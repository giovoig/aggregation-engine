==> flow/design.v <==
package my_pkg;
    parameter int DATA_WIDTH = 8;
    parameter int MEM_HEIGHT = 16384;  
    parameter int INSTR_MEM_HEIGHT = 32768;  
    parameter int OUT_SCALE = 0;
    parameter int FEATURES = 40;
    parameter int MESH_SIZE = 8;
    parameter int OPCODE_LENGTH = 3;
    parameter int LOG2_FIFO_DEPTH = 8;
    parameter int NODE_NO = 34546;
    parameter int COORD_LENGTH = MESH_SIZE == 1 ? 1 : $clog2(MESH_SIZE);
    parameter int ADDR_LENGTH = $clog2(MEM_HEIGHT)+2*COORD_LENGTH;
    parameter int INSTRUCTION_LENGTH = OPCODE_LENGTH+ADDR_LENGTH;
    parameter int VECTOR_LENGTH = DATA_WIDTH*FEATURES;
    parameter int PE_NUMBER = MESH_SIZE*MESH_SIZE;
    parameter int PACKET_LENGTH = (DATA_WIDTH > ADDR_LENGTH) ? 1 + 2*COORD_LENGTH + DATA_WIDTH : 1 + 2*COORD_LENGTH + ADDR_LENGTH; 
    parameter LOCAL = 3'd0;  
    parameter EAST  = 3'd1; 
    parameter NORTH = 3'd2;  
    parameter WEST  = 3'd3;  
    parameter SOUTH = 3'd4;  
    parameter NO_REQ = 5'b00000;
    parameter LOCAL_REQ = 5'b00001;
    parameter EAST_REQ = 5'b00010;
    parameter NORTH_REQ = 5'b00100;
    parameter WEST_REQ = 5'b01000;
    parameter SOUTH_REQ = 5'b10000;
endpackage
module scratchpad_2 #(
    parameter int WIDTH = 8,
    parameter int PARALLELISM = 1,
    parameter int HEIGHT = 128
    )
    (
    input logic clk, CS,
    input logic unsigned[$clog2(HEIGHT)-1:0] read_addr_1, read_addr_2,
    input logic read_en_1, read_en_2,
    output signed[(PARALLELISM*WIDTH)-1:0] qout_1, qout_2,
    input logic unsigned[$clog2(HEIGHT)-1:0] write_addr,
    input logic write_en,
    input signed[(PARALLELISM*WIDTH)-1:0] din
    );
    logic signed [(PARALLELISM*WIDTH)-1:0] data [0:HEIGHT-1];
    logic signed [(PARALLELISM*WIDTH)-1:0] mem_out_1, mem_out_2;
    logic signed [(PARALLELISM*WIDTH)-1:0] qout_1_d, qout_1_q, qout_2_d, qout_2_q;
    always @(posedge clk) begin
        if(write_en && CS) begin
            data[write_addr] <= din;
        end
    end
    always_comb begin
        if(CS) begin
            qout_1_d = data[read_addr_1];
            qout_2_d = data[read_addr_2];
        end 
        else 
            {qout_1_d, qout_2_d} = {0, 0};
    end
    always @(posedge clk) begin
        if(read_en_1) qout_1_q = qout_1_d;
        if(read_en_2) qout_2_q = qout_2_d;
    end
    assign qout_1 = read_en_1 ? qout_1_d : qout_1_q;
    assign qout_2 = read_en_2 ? qout_2_d : qout_2_q;
    endmodule
== From RTL to reports: scratchpad_2 ==
Tool output for the design above, in the order of the flow.
Line numbers count from 1 in the design file above.
Operators: Yosys type, input widths -> output width; for muxes data width and select width s.
The mark - stands for no value.

* Top module: scratchpad_2
* Clock port: clk
* Standard-cell library: sky130hd
* Library corner: tt_025C_1v80

== After elaboration ==
Yosys after proc, flatten, opt, wreduce and memory -nomap, before mapping. Enables and synchronous resets that opt folds into registers are not counted as muxes. Memory bits, and registers merged into a memory's read port (data or address), are not among the register bits. Print and check cells are not counted. Equal cells are merged and count once.
Yosys's memory passes give these memory sizes; they may raise the number of words (mostly to a power of two), join words into wider ones and drop unused or constant bits.

* Memories: 1
* Output and inout port bits: 16
* Input bits: 34
* Bits in writable memories: 1024
* Register bits: 16

{| class="wikitable"
|+ Memory list
! name !! words !! width !! read ports !! write ports !! line !! RTL
|-
| data || 128 || 8 || 2 || 1 || 43 || <nowiki>logic signed [(PARALLELISM*WIDTH)-1:0] data [0:HEIGHT-1];</nowiki>
|}

* Muxes and demuxes: 7
* Reductions and logical operators: 1

{| class="wikitable"
|+ Operator list
! kind !! number
|-
| $mux 8 || 5
|-
| $mux 7 || 1
|-
| $logic_and 1x1->1 || 1
|-
| $mux 1 || 1
|}

== Depth ==
Longest topological path by Yosys (ltp), each cell counted once; first at word level (registers and memories cut), then after technology mapping (sequential cells cut; the memories' decode and read muxes count).

* Depth in word-level cells: 2
* ABC_AREA: 0
* Depth in mapped cells: 10
* Gate-level depth less buffers: 6

== Mapped cells and area ==
Yosys stat after the flow's synthesis: flattened, memories mapped to cells. It holds for the ABC_AREA given above (unset counts as 0); a run with the other value may have another netlist.
Totals and module areas in this step are rounded.

{| class="wikitable"
|+ Cell types
! type !! number
|-
| sky130_fd_sc_hd__edfxtp_1 || 1024
|-
| sky130_fd_sc_hd__mux2i_1 || 592
|-
| sky130_fd_sc_hd__mux4_2 || 208
|-
| sky130_fd_sc_hd__a22oi_1 || 160
|-
| sky130_fd_sc_hd__mux2_2 || 64
|-
| sky130_fd_sc_hd__nor2_1 || 169
|-
| sky130_fd_sc_hd__o22ai_1 || 96
|-
| sky130_fd_sc_hd__buf_6 || 43
|-
| sky130_fd_sc_hd__a21oi_1 || 96
|-
| sky130_fd_sc_hd__buf_12 || 23
|-
| sky130_fd_sc_hd__o221ai_1 || 48
|-
| sky130_fd_sc_hd__o21ai_0 || 78
|-
| sky130_fd_sc_hd__dfxtp_1 || 16
|-
| sky130_fd_sc_hd__clkbuf_1 || 85
|-
| sky130_fd_sc_hd__o41ai_2 || 16
|-
| sky130_fd_sc_hd__buf_4 || 34
|-
| sky130_fd_sc_hd__a211oi_1 || 32
|-
| sky130_fd_sc_hd__nand2_1 || 64
|}

Other cell types: 25; their cells: 315.

* Cells in the netlist: 3163
* Chip area (Yosys): 50510 um^2
* Buffers: 252
* Flip-flop cells: 1040
* Area of sequential cells: 31070 um^2

== Path before layout ==
Path of least setup slack by OpenSTA after synthesis, without wires, with an ideal clock, recovery checks aside; 20% of the period is set as input and as output delay. Where synthesis merged equal registers, the netlist keeps one of their names.

* Kind: input -> output
* From: input port read_addr_1[1]
* To: output port qout_1[5]
* Output delay: 680 ps
* Arrival: 2284 ps
* Delay of the path: 1604 ps
* Path slack: 436 ps
* Driving pins on the path: 9
* Launch time at the first pin: 680 ps
* Required time: 2720 ps
* Input delay: 680 ps
* Clock period: 3400 ps
* Synthesis period reached: 2964 ps

"delay of the path" = arrival - input delay + setup time.
A path that ends at an output port has no setup time.
"driving pins on the path" counts driving pins, that of a launching flip-flop among them; a cell with two outputs on the path counts twice.
"synthesis period reached" = period - worst setup slack (recovery checks aside). The figure is calculated, with input and output delays left at 20% of the set period.
Between the ends stands the longest chain of elaborated cells between them, by number of cells; it is not shown to be the way that was timed. Of several equally long chains one is given.
A line is the first line of the expression or statement that the cell stems from. Yosys adds cells for indexed reads and writes and turns some case tables into memories.
The chain passes a memory read, where the word-level depth is cut; so it can be longer than that depth.

* Path through: sky130_fd_sc_hd__buf_6 sky130_fd_sc_hd__buf_12 sky130_fd_sc_hd__buf_12 sky130_fd_sc_hd__mux2i_1 sky130_fd_sc_hd__a22oi_1 sky130_fd_sc_hd__a21oi_1 sky130_fd_sc_hd__o41ai_2 sky130_fd_sc_hd__a31oi_1 sky130_fd_sc_hd__a211oi_1
* Cells in the longest elaborated chain: 3

{| class="wikitable"
|+ Ends and longest elaborated chain, after synthesis
! what !! line !! RTL
|-
| start, declared || 36 || <nowiki>input logic unsigned[$clog2(HEIGHT)-1:0] read_addr_1, read_addr_2,</nowiki>
|-
| $mem_v2 128x8 || 43 || <nowiki>logic signed [(PARALLELISM*WIDTH)-1:0] data [0:HEIGHT-1];</nowiki>
|-
| $mux 8 || 52 || <nowiki>if(CS) begin</nowiki>
|-
| $mux 8 || 63 || <nowiki>assign qout_1 = read_en_1 ? qout_1_d : qout_1_q;</nowiki>
|-
| end, declared || 38 || <nowiki>output signed[(PARALLELISM*WIDTH)-1:0] qout_1, qout_2,</nowiki>
|}

== Timing after layout ==
Path of least setup slack in the final report of entry A (OpenROAD, finished layout, wires in). Where an end is a register, its clock arrival counts in the times.
The report prints the path's times to 10 ps; the period is as set.

* Kind: input -> output
* From: input port read_addr_2[0]
* To: output port qout_2[4]
* Arrival: 3420 ps
* Input delay: 810 ps
* Path slack: -200 ps
* Required time: 3220 ps
* Output delay: 810 ps
* Clock period: 4030 ps
* Driving pins on the path: 12
* Launch time at the first pin: 810 ps

Between the ends stands the longest chain of elaborated cells between them, by number of cells; it is not shown to be the way that was timed. Of several equally long chains one is given.
The chain passes a memory read, where the word-level depth is cut; so it can be longer than that depth.

* Path through: sky130_fd_sc_hd__buf_12 sky130_fd_sc_hd__buf_16 sky130_fd_sc_hd__buf_16 sky130_fd_sc_hd__or2_2 sky130_fd_sc_hd__clkbuf_2 sky130_fd_sc_hd__o22ai_1 sky130_fd_sc_hd__nand3_1 sky130_fd_sc_hd__nand4b_1 sky130_fd_sc_hd__a311oi_2 sky130_fd_sc_hd__a211oi_2 sky130_fd_sc_hd__buf_4 sky130_fd_sc_hd__buf_6
* Cells in the longest elaborated chain: 3

{| class="wikitable"
|+ Ends and longest elaborated chain, post-layout
! what !! line !! RTL
|-
| start, declared || 36 || <nowiki>input logic unsigned[$clog2(HEIGHT)-1:0] read_addr_1, read_addr_2,</nowiki>
|-
| $mem_v2 128x8 || 43 || <nowiki>logic signed [(PARALLELISM*WIDTH)-1:0] data [0:HEIGHT-1];</nowiki>
|-
| $mux 8 || 52 || <nowiki>if(CS) begin</nowiki>
|-
| $mux 8 || 64 || <nowiki>assign qout_2 = read_en_2 ? qout_2_d : qout_2_q;</nowiki>
|-
| end, declared || 38 || <nowiki>output signed[(PARALLELISM*WIDTH)-1:0] qout_1, qout_2,</nowiki>
|}

Wiki page: scratchpad_2 / flow data

Design scratchpad_2 on sky130hd. What follows are 2 stored runs of the flow, each under its own settings; their order means nothing. The constraints put input and output delay at 20% of the set period each and load the outputs with 0.01 pF.
"reached clock period" means the clock period less the worst setup slack. The figure is calculated, with input and output delays left at 20% of the set period.
By "allowed time less slack (worst setup path)" is meant the share of the clock period that the worst setup path is allowed (20% is reserved at inputs, 20% at outputs), minus its slack. Clock arrival times at its registers enter into it.
By "total power after layout" is meant OpenSTA's value without simulated activity: inputs other than the clock are taken to toggle once in ten clock periods, and the tool carries that through the logic.
"allowed time less slack (worst setup path)" is known to 10 ps.
Values from the reports are rounded here.

=== Entry A ===
{| class="wikitable"
! Setting !! Value
|-
| period_ns || 4.03
|-
| CORE_UTILIZATION || 29
|-
| SETUP_SLACK_MARGIN || 0.51
|-
| PLACE_DENSITY_LB_ADDON || 0.09
|-
| CORE_MARGIN || 4
|-
| CELL_PAD_IN_SITES_DETAIL_PLACEMENT || 1
|-
| TNS_END_PERCENT || 70
|-
| GPL_TIMING_DRIVEN || 0
|-
| MAX_ROUTING_LAYER || met4
|-
| CAP_MARGIN || 20
|-
| SLEW_MARGIN || 20
|-
! Result !! Value
|-
| Yosys chip area after synthesis || 50510 um^2
|-
| Die footprint || 180900 um^2
|-
| Standard-cell area of the final layout || 64250 um^2
|-
| Utilization after layout || 37.3 %
|-
| Worst setup slack after layout || -200 ps
|-
| Setup TNS || -1664 ps
|-
| Final worst hold slack || 470 ps
|-
| Total power after layout || 26410 uW
|-
| Reached clock period || 4230 ps
|-
| Allowed time less slack (worst setup path) || 2620 ps
|-
| Worst path kind || input -> output
|}

=== Entry B ===
{| class="wikitable"
! Setting !! Value
|-
| period_ns || 3.33
|-
| CORE_UTILIZATION || 71
|-
| CORE_ASPECT_RATIO || 1.34
|-
| CELL_PAD_IN_SITES_DETAIL_PLACEMENT || 0
|-
| TNS_END_PERCENT || 15
|-
| GPL_TIMING_DRIVEN || 1
|-
| SLEW_MARGIN || 25
|-
| CAP_MARGIN || 20
|-
| CORE_MARGIN || 2
|-
! Result !! Value
|-
| Yosys chip area after synthesis || 50510 um^2
|-
| Die footprint || 73310 um^2
|-
| Standard-cell area of the final layout || 62630 um^2
|-
| Utilization after layout || 88.6 %
|-
| Worst setup slack after layout || -717 ps
|-
| Setup TNS || -7639 ps
|-
| Final worst hold slack || 320 ps
|-
| Total power after layout || 29670 uW
|-
| Reached clock period || 4047 ps
|-
| Allowed time less slack (worst setup path) || 3380 ps
|-
| Worst path kind || register -> output
|}
